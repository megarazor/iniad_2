==> flow/design.v <==
module my_FA2( Cin, A, B, R, Cout );
input Cin, A, B;
output R, Cout;
  assign R = (A&~B&~Cin)|(~A&B&~Cin)|(~A&~B&Cin)|(A&B&Cin);
  assign Cout = (A&B)|(A&Cin)|(B&Cin);
endmodule
module my_FAS( Cin, A, B, R, Cout, S_SUB );
input Cin, A, B, S_SUB;
output R, Cout;
wire b_in;
my_FA2 my_fa( Cin, A, b_in, R, Cout );
  assign b_in = (B&~S_SUB)|(~B&S_SUB);
endmodule
module my_ALUI( Cin, A, B, R, Cout, S_SUB, S_FAS, S_AND, S_OR, S_XOR, S_NOT );
input Cin, A, B, S_SUB, S_FAS, S_AND, S_OR, S_XOR, S_NOT;
output R, Cout;
wire fas_out, and_out, or_out, xor_out, not_out;
my_FAS my_fas( Cin, A, B, fas_out, Cout, S_SUB );
  assign R = (S_FAS&fas_out)|(S_AND&(A&B))|(S_OR&(A|B))|(S_XOR&(A^B))|(S_NOT&(~A));
endmodule
module my_ALU( A, B, R, Cout, S_SUB, S_FAS, S_AND, S_OR, S_XOR, S_NOT );
input [15:0] A, B;
input S_SUB, S_FAS, S_AND, S_OR, S_XOR, S_NOT;
output [15:0] R;
output Cout;
wire [15:0] c;
my_ALUI my_alu0( S_SUB, A[0], B[0], R[0], c[0], S_SUB, S_FAS, S_AND, S_OR, S_XOR, S_NOT);
my_ALUI my_alu1( c[0], A[1], B[1], R[1], c[1], S_SUB, S_FAS, S_AND, S_OR, S_XOR, S_NOT);
my_ALUI my_alu2( c[1], A[2], B[2], R[2], c[2], S_SUB, S_FAS, S_AND, S_OR, S_XOR, S_NOT);
my_ALUI my_alu3( c[2], A[3], B[3], R[3], c[3], S_SUB, S_FAS, S_AND, S_OR, S_XOR, S_NOT);
my_ALUI my_alu4( c[3], A[4], B[4], R[4], c[4], S_SUB, S_FAS, S_AND, S_OR, S_XOR, S_NOT);
my_ALUI my_alu5( c[4], A[5], B[5], R[5], c[5], S_SUB, S_FAS, S_AND, S_OR, S_XOR, S_NOT);
my_ALUI my_alu6( c[5], A[6], B[6], R[6], c[6], S_SUB, S_FAS, S_AND, S_OR, S_XOR, S_NOT);
my_ALUI my_alu7( c[6], A[7], B[7], R[7], c[7], S_SUB, S_FAS, S_AND, S_OR, S_XOR, S_NOT);
my_ALUI my_alu8( c[7], A[8], B[8], R[8], c[8], S_SUB, S_FAS, S_AND, S_OR, S_XOR, S_NOT);
my_ALUI my_alu9( c[8], A[9], B[9], R[9], c[9], S_SUB, S_FAS, S_AND, S_OR, S_XOR, S_NOT);
my_ALUI my_alu10( c[9], A[10], B[10], R[10], c[10], S_SUB, S_FAS, S_AND, S_OR, S_XOR, S_NOT);
my_ALUI my_alu11( c[10], A[11], B[11], R[11], c[11], S_SUB, S_FAS, S_AND, S_OR, S_XOR, S_NOT);
my_ALUI my_alu12( c[11], A[12], B[12], R[12], c[12], S_SUB, S_FAS, S_AND, S_OR, S_XOR, S_NOT);
my_ALUI my_alu13( c[12], A[13], B[13], R[13], c[13], S_SUB, S_FAS, S_AND, S_OR, S_XOR, S_NOT);
my_ALUI my_alu14( c[13], A[14], B[14], R[14], c[14], S_SUB, S_FAS, S_AND, S_OR, S_XOR, S_NOT);
my_ALUI my_alu15( c[14], A[15], B[15], R[15], c[15], S_SUB, S_FAS, S_AND, S_OR, S_XOR, S_NOT);
  assign Cout = c[15];
endmodule
module my_decoder(IR, IsALU, IsADDI, IsADD, IsSUB, IsAND, IsOR, IsXOR, IsNOT);
input [15:0] IR;
output IsALU, IsADDI, IsADD, IsSUB, IsAND, IsOR, IsXOR, IsNOT;
assign IsALU = ~IR[15]&~IR[14]&~IR[13]&~IR[12];
assign IsADDI = ~IR[15]&IR[14]&~IR[13]&~IR[12];
assign IsADD = IR[7]&~IR[6]&IR[5]&~IR[4];
assign IsSUB = ~IR[7]&~IR[6]&IR[5]&~IR[4];
assign IsAND = IR[7]&IR[6]&~IR[5]&~IR[4];
assign IsOR = IR[7]&IR[6]&IR[5]&~IR[4];
assign IsXOR = IR[7]&IR[6]&~IR[5]&IR[4];
assign IsNOT = IR[7]&~IR[6]&IR[5]&IR[4];
endmodule
module my_registers( WN, N1, N2, WD, RD1, RD2, CK );
input [3:0] WN, N1, N2;
input [15:0] WD;
input CK;
output [15:0] RD1, RD2;
reg [15:0] registers[0:15];
always @( posedge CK ) begin
   registers[WN] <= WD;
end
assign RD1 = registers[N1];
assign RD2 = registers[N2];
initial begin
    registers[0] = 0;
    registers[1] = 1;
    registers[2] = 2; 
    registers[3] = 3;
    registers[4] = 4;
    registers[5] = 5;
    registers[6] = 6;
    registers[7] = 10; 
    registers[8] =  16'b0000000000000000;
    registers[9] =  16'b0000000000000001;
    registers[10] = 16'b0000000000000010;
    registers[11] = 16'b0000000000000011;
    registers[12] = 16'b0000000000000100;
    registers[13] = 16'b0000000000000101;
    registers[14] = 16'b0000000000000110;
    registers[15] = 16'b0000000000000111; 
end
endmodule
module my_memory( ADDR, DATA );
input [15:0] ADDR;
output [15:0] DATA;
reg [7:0] mem[0:63];  
assign DATA  = { mem[ADDR], mem[ADDR+1] };
initial begin
    mem[0] = 8'b0000_1110;
    mem[1] = 8'b1100_1011;
    mem[2] = 8'b0000_1001;
    mem[3] = 8'b1110_1010;
    mem[4] = 8'b0000_0101;
    mem[5] = 8'b0010_0100;
    mem[6] = 8'b0000_0001;
    mem[7] = 8'b1010_0001;
	mem[8] = 8'b0000_0100;
    mem[9] = 8'b1010_0100;
end
endmodule
module my_CPU16v2(CK,R);
input CK;
output [15:0] R;
reg [15:0] PC;
wire IsALU, IsADDI, IsADD, IsSUB, IsAND, IsOR, IsXOR, IsNOT, S_SUB, S_FAS;
wire [15:0] A, B, IR;
wire Cout;
assign S_SUB = IsSUB;
assign S_FAS = IsADD | IsSUB;
my_registers register1( .WN(IR[11:8]), .N1(IR[11:8]), .N2(IR[3:0]), .WD(R), .RD1(A), .RD2(B), .CK(CK));
my_ALU alu1( A, B, R, Cout, S_SUB, S_FAS, IsAND, IsOR, IsXOR, IsNOT );
my_decoder decoder1(IR, IsALU, IsADDI, IsADD, IsSUB, IsAND, IsOR, IsXOR, IsNOT );
my_memory memory1(PC, IR); 
always @( posedge CK ) begin
    PC <= PC+2;
end
initial begin
    PC = 0;
end
endmodule
---- Step by step through the tools: my_CPU16v2 ----
The steps from the RTL of my_CPU16v2 to its reports follow in flow order.
Line numbers count from 1 in the design file above.
The mark n/a stands for no value.
inputs
  top ..................................... my_CPU16v2
  clock ................................... CK
  cell library ............................ sky130hd
  corner .................................. tt_025C_1v80

---- After elaboration ----
Counts by Yosys on the flattened word-level netlist (proc, flatten, opt, wreduce; memories kept). Register bits leave out memories and registers merged into their read ports (data or address); mux counts leave out enables and synchronous resets folded into registers. Print and check cells are left out. Cells with the same type and inputs are merged into one.
Yosys's memory passes give these memory sizes; they may raise the number of words (mostly to a power of two), join words into wider ones and drop unused or constant bits.
bit counts
  flip-flop bits (word level) ............. 16
  bits in latches ......................... 0
  RAM bits ................................ 256
  ROM bits ................................ 448
  clocked read ports x word width ......... 0
  memories ................................ 2
  elaborated cells ........................ 563
memories
  memory               depth  width  read ports  write ports  line  RTL
  memory1.mem          64     7      2           0            90    reg [7:0] mem[0:63];
  register1.registers  16     16     2           1            62    reg [15:0] registers[0:15];
cells by class
  add/subtract/negate cells ............... 2
  multipliers ............................. 0
  div/mod/pow operators ................... 0
  order comparisons ....................... 0
  equality and inequality tests ........... 0
  shift-type cells ........................ 0
  multiplexer cells ....................... 0
  bitwise gates (word level) .............. 558
  reduce/logical cells .................... 0
operators by type and width
  cell                                    number
  AND 1 bit                               297
  bitwise OR 1 bit                        175
  NOT 1 bit                               67
  bitwise XOR 1 bit                       16
  adder 16 x 2 -> 16 bit with constant B  1
  adder 6 x 1 -> 6 bit with constant B    1
  AND 1 bit with constant B               2
  NOT 1 bit with constant A               1

---- Depth ----
Depth = most cells in a row (Yosys ltp): at word level without a register or memory, in the mapped netlist without a sequential cell, where the memories' decode and read muxes count.
logic depth
  depth after elaboration ................. 62
  ABC_AREA ................................ 0
  depth in mapped cells ................... 31
  depth with buffers taken out ............ 27

---- Synthesis result ----
Source: synth_stat.txt of the flow (Yosys; design flattened, memories mapped). It holds for the ABC_AREA given above (unset counts as 0); a run with the other value may have another netlist.
The area totals of this step are shown rounded.
cell types
  type                       number  area in all (µm²)
  sky130_fd_sc_hd__edfxtp_1  178     5.35E+03
  sky130_fd_sc_hd__mux4_2    18      405.389
  sky130_fd_sc_hd__fa_1      13      260.25
  sky130_fd_sc_hd__mux2i_1   24      240.23
  sky130_fd_sc_hd__a221oi_1  18      157.651
  sky130_fd_sc_hd__buf_4     21      157.651
  sky130_fd_sc_hd__a21oi_1   31      155.149
  sky130_fd_sc_hd__nand2_1   41      153.898
  sky130_fd_sc_hd__xnor2_1   17      148.893
  sky130_fd_sc_hd__o21ai_0   27      135.13
  sky130_fd_sc_hd__a211oi_1  15      112.608
  sky130_fd_sc_hd__buf_2     20      100.096
  sky130_fd_sc_hd__nor2_1    25      93.84
  sky130_fd_sc_hd__maj3_1    8       80.077
  sky130_fd_sc_hd__a22oi_1   8       60.058
  sky130_fd_sc_hd__dfxtp_1   3       60.058
  sky130_fd_sc_hd__o22ai_1   9       56.304
  sky130_fd_sc_hd__inv_1     14      52.55
Other cell types: 39; their cells: 116.
synthesis totals
  cell count .............................. 606
  chip area (Yosys) ....................... 8608 µm²
  flip-flop cells ......................... 181
  buffers ................................. 58
The figures by module come from a second, unflattened synthesis with its own total; it is not the netlist above.
second synthesis, totals
  cell total of the unflattened synthesis .. 852
  area (unflattened synthesis) ............ 14290 µm²
Rows give one instance, submodules left out.
modules
  module        instances  cells  area (µm²)
  my_registers  1          552    11710
  my_ALUI       16         9      62.6
  my_CPU16v2    1          58     586.8
  my_memory     1          58     430.4
  my_FA2        16         1      20.0
  my_FAS        16         1      8.8
  my_decoder    1          8      100.1
  my_ALU        1          0      0.0

---- Worst setup path after synthesis ----
Source: OpenSTA report_checks on the synthesized netlist (no wires, ideal clock, input and output delay 20% of the period each), path of least setup slack; recovery checks are left aside. Register names are those of the netlist, which keeps one name where synthesis merged equal registers.
timing path post-synthesis
  path type ............................... register to output
  start point ............................. reg PC[2]
  end point ............................... out R[15]
  period .................................. 16.5 ns
  output delay ............................ 3.300 ns
  launch time at the first pin ............ 0.000 ns
  arrival time ............................ 8.134 ns
  slack ................................... 5.066 ns
  path delay .............................. 8.134 ns
  stages on the path ...................... 31
  path buffers ............................ 3
  period reached after synthesis .......... 11.434 ns
"path delay" = arrival - input delay + setup time.
A path that ends at an output port has no setup time.
"stages on the path" counts driving pins, that of a launching flip-flop among them; a cell with two outputs on the path counts twice.
"period reached after synthesis" = period - worst setup slack (recovery checks aside). The figure is calculated, with input and output delays left at 20% of the set period.
The rows between start and end are the longest chain of elaborated cells between them; the timing report does not say that the signal goes this way. Where chains are equally long, one stands for them.
A line is the first line of the expression or statement that the cell stems from. Yosys adds cells for indexed reads and writes and turns some case tables into memories.
The chain passes a memory read, where the word-level depth is cut; so it can be longer than that depth.
on the way, post-synthesis
  cells stage by stage .................... sky130_fd_sc_hd__dfxtp_1 > sky130_fd_sc_hd__buf_4 > sky130_fd_sc_hd__clkinv_1 > sky130_fd_sc_hd__ha_1 > sky130_fd_sc_hd__buf_6 > sky130_fd_sc_hd__mux2_2 > sky130_fd_sc_hd__a22oi_1 > sky130_fd_sc_hd__o22ai_1 > sky130_fd_sc_hd__a21oi_1 > sky130_fd_sc_hd__mux2i_1 > sky130_fd_sc_hd__maj3_1 > sky130_fd_sc_hd__fa_1 > sky130_fd_sc_hd__inv_1 > sky130_fd_sc_hd__fa_1 > sky130_fd_sc_hd__fa_1 > sky130_fd_sc_hd__fa_1 > sky130_fd_sc_hd__fa_1 > sky130_fd_sc_hd__fa_1 > sky130_fd_sc_hd__fa_1 > sky130_fd_sc_hd__fa_1 > sky130_fd_sc_hd__fa_1 > sky130_fd_sc_hd__fa_1 > sky130_fd_sc_hd__fa_1 > sky130_fd_sc_hd__inv_1 > sky130_fd_sc_hd__fa_1 > sky130_fd_sc_hd__inv_1 > sky130_fd_sc_hd__fa_1 > sky130_fd_sc_hd__xnor2_1 > sky130_fd_sc_hd__a21boi_0 > sky130_fd_sc_hd__a211oi_1 > sky130_fd_sc_hd__buf_4
  length of the longest elaborated chain .. 64
ends and longest elaborated chain, post-synthesis
  item                      line  RTL
  start: declaration        108   reg [15:0] PC;
  start: assignment         119   PC <= PC+2;
  adder 6 x 1 -> 6 bit      91    assign DATA  = { mem[ADDR], mem[ADDR+1] };
  memory read (64 x 7 bit)  90    reg [7:0] mem[0:63];
  NOT 1 bit                 51    assign IsSUB = ~IR[7]&~IR[6]&IR[5]&~IR[4];
  AND 1 bit x3              51
  NOT 1 bit                 12    assign b_in = (B&~S_SUB)|(~B&S_SUB);
  AND 1 bit                 12
  bitwise OR 1 bit          12
  [... 42 more ...]         n/a
  AND 1 bit                 5     assign Cout = (A&B)|(A&Cin)|(B&Cin);
  bitwise OR 1 bit x2       5
  NOT 1 bit                 4     assign R = (A&~B&~Cin)|(~A&B&~Cin)|(~A&~B&Cin)|(A&B&Cin);
  AND 1 bit                 4
  bitwise OR 1 bit x3       4
  AND 1 bit                 19    assign R = (S_FAS&fas_out)|(S_AND&(A&B))|(S_OR&(A|B))|(S_XOR&(A^B))|(S_NOT&(~A));
  bitwise OR 1 bit x4       19
  end: declaration          107   output [15:0] R;
Nets of the timed path that keep an RTL name, with a line that drives or declares them; the list need not be complete.
named nets, post-synthesis
  net              line
  alu1.my_alu15.R  19

---- Timing after layout ----
Path of least setup slack in the final report of record 1 (OpenROAD, finished layout, wires in). Where an end is a register, its clock arrival counts in the times.
timing path after layout
  path type ............................... register to output
  start point ............................. reg PC[2]
  end point ............................... out R[15]
  period .................................. 11.8 ns
  output delay ............................ 2.36 ns
  launch time at the first pin ............ 0.43 ns
  arrival time ............................ 7.72 ns
  slack ................................... 1.72 ns
  stages on the path ...................... 30
  path buffers ............................ 2
The rows between start and end are the longest chain of elaborated cells between them; the timing report does not say that the signal goes this way. Where chains are equally long, one stands for them.
The chain passes a memory read, where the word-level depth is cut; so it can be longer than that depth.
on the way, after layout
  cells stage by stage .................... sky130_fd_sc_hd__dfxtp_4 > sky130_fd_sc_hd__clkinv_8 > sky130_fd_sc_hd__ha_4 > sky130_fd_sc_hd__buf_6 > sky130_fd_sc_hd__mux2i_1 > sky130_fd_sc_hd__a22oi_1 > sky130_fd_sc_hd__o221a_2 > sky130_fd_sc_hd__a21oi_4 > sky130_fd_sc_hd__mux2i_2 > sky130_fd_sc_hd__maj3_2 > sky130_fd_sc_hd__fa_1 > sky130_fd_sc_hd__inv_2 > sky130_fd_sc_hd__fa_2 > sky130_fd_sc_hd__fa_2 > sky130_fd_sc_hd__fa_2 > sky130_fd_sc_hd__fa_2 > sky130_fd_sc_hd__fa_2 > sky130_fd_sc_hd__fa_2 > sky130_fd_sc_hd__fa_2 > sky130_fd_sc_hd__fa_2 > sky130_fd_sc_hd__fa_2 > sky130_fd_sc_hd__fa_2 > sky130_fd_sc_hd__inv_2 > sky130_fd_sc_hd__fa_2 > sky130_fd_sc_hd__inv_1 > sky130_fd_sc_hd__fa_2 > sky130_fd_sc_hd__xnor2_2 > sky130_fd_sc_hd__a21boi_1 > sky130_fd_sc_hd__a211oi_2 > sky130_fd_sc_hd__buf_2
  length of the longest elaborated chain .. 64
ends and longest elaborated chain, after layout
  item                      line  RTL
  start: declaration        108   reg [15:0] PC;
  start: assignment         119   PC <= PC+2;
  adder 6 x 1 -> 6 bit      91    assign DATA  = { mem[ADDR], mem[ADDR+1] };
  memory read (64 x 7 bit)  90    reg [7:0] mem[0:63];
  NOT 1 bit                 51    assign IsSUB = ~IR[7]&~IR[6]&IR[5]&~IR[4];
  AND 1 bit x3              51
  NOT 1 bit                 12    assign b_in = (B&~S_SUB)|(~B&S_SUB);
  AND 1 bit                 12
  bitwise OR 1 bit          12
  [... 42 more ...]         n/a
  AND 1 bit                 5     assign Cout = (A&B)|(A&Cin)|(B&Cin);
  bitwise OR 1 bit x2       5
  NOT 1 bit                 4     assign R = (A&~B&~Cin)|(~A&B&~Cin)|(~A&~B&Cin)|(A&B&Cin);
  AND 1 bit                 4
  bitwise OR 1 bit x3       4
  AND 1 bit                 19    assign R = (S_FAS&fas_out)|(S_AND&(A&B))|(S_OR&(A|B))|(S_XOR&(A^B))|(S_NOT&(~A));
  bitwise OR 1 bit x4       19
  end: declaration          107   output [15:0] R;

Below are 2 stored runs of the flow (Yosys, OpenROAD; platform sky130hd) on my_CPU16v2, each with its settings and what was measured, unordered. Constraints: input delay and output delay 20% of the set period each, output load 0.01 pF.
"period reached" means the clock period less the worst setup slack. The figure is calculated, with input and output delays left at 20% of the set period.
"critical setup path time" means the part of the period allowed to the worst setup path (the constraints hold back 20% at inputs and 20% at outputs) less its slack; where the path has registers, the arrival times of their clocks count too.
"power consumption" is the tool's figure for a default switching activity; nothing was simulated.
The measured numbers are rounded.

======== record 1 ========
==> flow/run.sh <==
#!/bin/bash
# the make line also repeats the synthesis and layout settings of config.mk as NAME=value (left out here)
make -C /OpenROAD-flow-scripts/flow DESIGN_CONFIG=/design/flow/config.mk WORK_HOME=/design/flow/orfs CLKGATE_MAP_FILE= finish
==> flow/config.mk <==
export PLATFORM = sky130hd
export DESIGN_NAME = my_CPU16v2
export DESIGN_NICKNAME = my_CPU16v2
export VERILOG_FILES = /design/flow/design.v
export SDC_FILE = /design/flow/constraint.sdc
export NUM_CORES = 4
export LEC_CHECK = 0
export CAP_MARGIN = 20
export CORE_MARGIN = 2
export CORE_UTILIZATION = 40
export SETUP_SLACK_MARGIN = 2.43
export SLEW_MARGIN = 20
==> flow/constraint.sdc <==
create_clock -name core_clock -period 11.8 [get_ports {CK}]
set_input_delay 2.3600 -clock core_clock [delete_from_list [all_inputs] [get_ports {CK}]]
set_output_delay 2.3600 -clock core_clock [all_outputs]
set_load 0.01 [all_outputs]

-------- measured, record 1 --------
  post-route worst hold slack ............. 0.459 ns
  mapped cell area after synthesis ........ 8608 µm²
  standard-cell area after layout ......... 10190 µm²
  power consumption ....................... 1.329 mW
  critical setup path time ................ 7.72 ns
  kind of the worst setup path ............ register to output
  overall die area ........................ 22710 µm²
  worst slack on setup checks ............. 1.716 ns
  period reached .......................... 10.084 ns
  total negative setup slack .............. 0.000 ns
  utilization after layout ................ 48.3%

======== record 2 ========
==> flow/run.sh <==
#!/bin/bash
# the make line also repeats the synthesis and layout settings of config.mk as NAME=value (left out here)
make -C /OpenROAD-flow-scripts/flow DESIGN_CONFIG=/design/flow/config.mk WORK_HOME=/design/flow/orfs CLKGATE_MAP_FILE= finish
==> flow/config.mk <==
export PLATFORM = sky130hd
export DESIGN_NAME = my_CPU16v2
export DESIGN_NICKNAME = my_CPU16v2
export VERILOG_FILES = /design/flow/design.v
export SDC_FILE = /design/flow/constraint.sdc
export NUM_CORES = 4
export LEC_CHECK = 0
export CAP_MARGIN = 35
export CELL_PAD_IN_SITES_DETAIL_PLACEMENT = 1
export CORE_MARGIN = 3
export CORE_UTILIZATION = 25
export CTS_CLUSTER_DIAMETER = 324
export CTS_CLUSTER_SIZE = 41
export GPL_TIMING_DRIVEN = 1
export PLACE_DENSITY_LB_ADDON = 0.07
export SETUP_SLACK_MARGIN = 1.71
export SLEW_MARGIN = 20
export TNS_END_PERCENT = 40
==> flow/constraint.sdc <==
create_clock -name core_clock -period 8.58 [get_ports {CK}]
set_input_delay 1.7160 -clock core_clock [delete_from_list [all_inputs] [get_ports {CK}]]
set_output_delay 1.7160 -clock core_clock [all_outputs]
set_load 0.01 [all_outputs]

-------- measured, record 2 --------
  post-route worst hold slack ............. 0.577 ns
  mapped cell area after synthesis ........ 8608 µm²
  standard-cell area after layout ......... 10830 µm²
  power consumption ....................... 1.818 mW
  critical setup path time ................ 7.49 ns
  kind of the worst setup path ............ register to output
  overall die area ........................ 36700 µm²
  worst slack on setup checks ............. -0.628 ns
  period reached .......................... 9.208 ns
  total negative setup slack .............. -1.333 ns
  utilization after layout ................ 32.1%
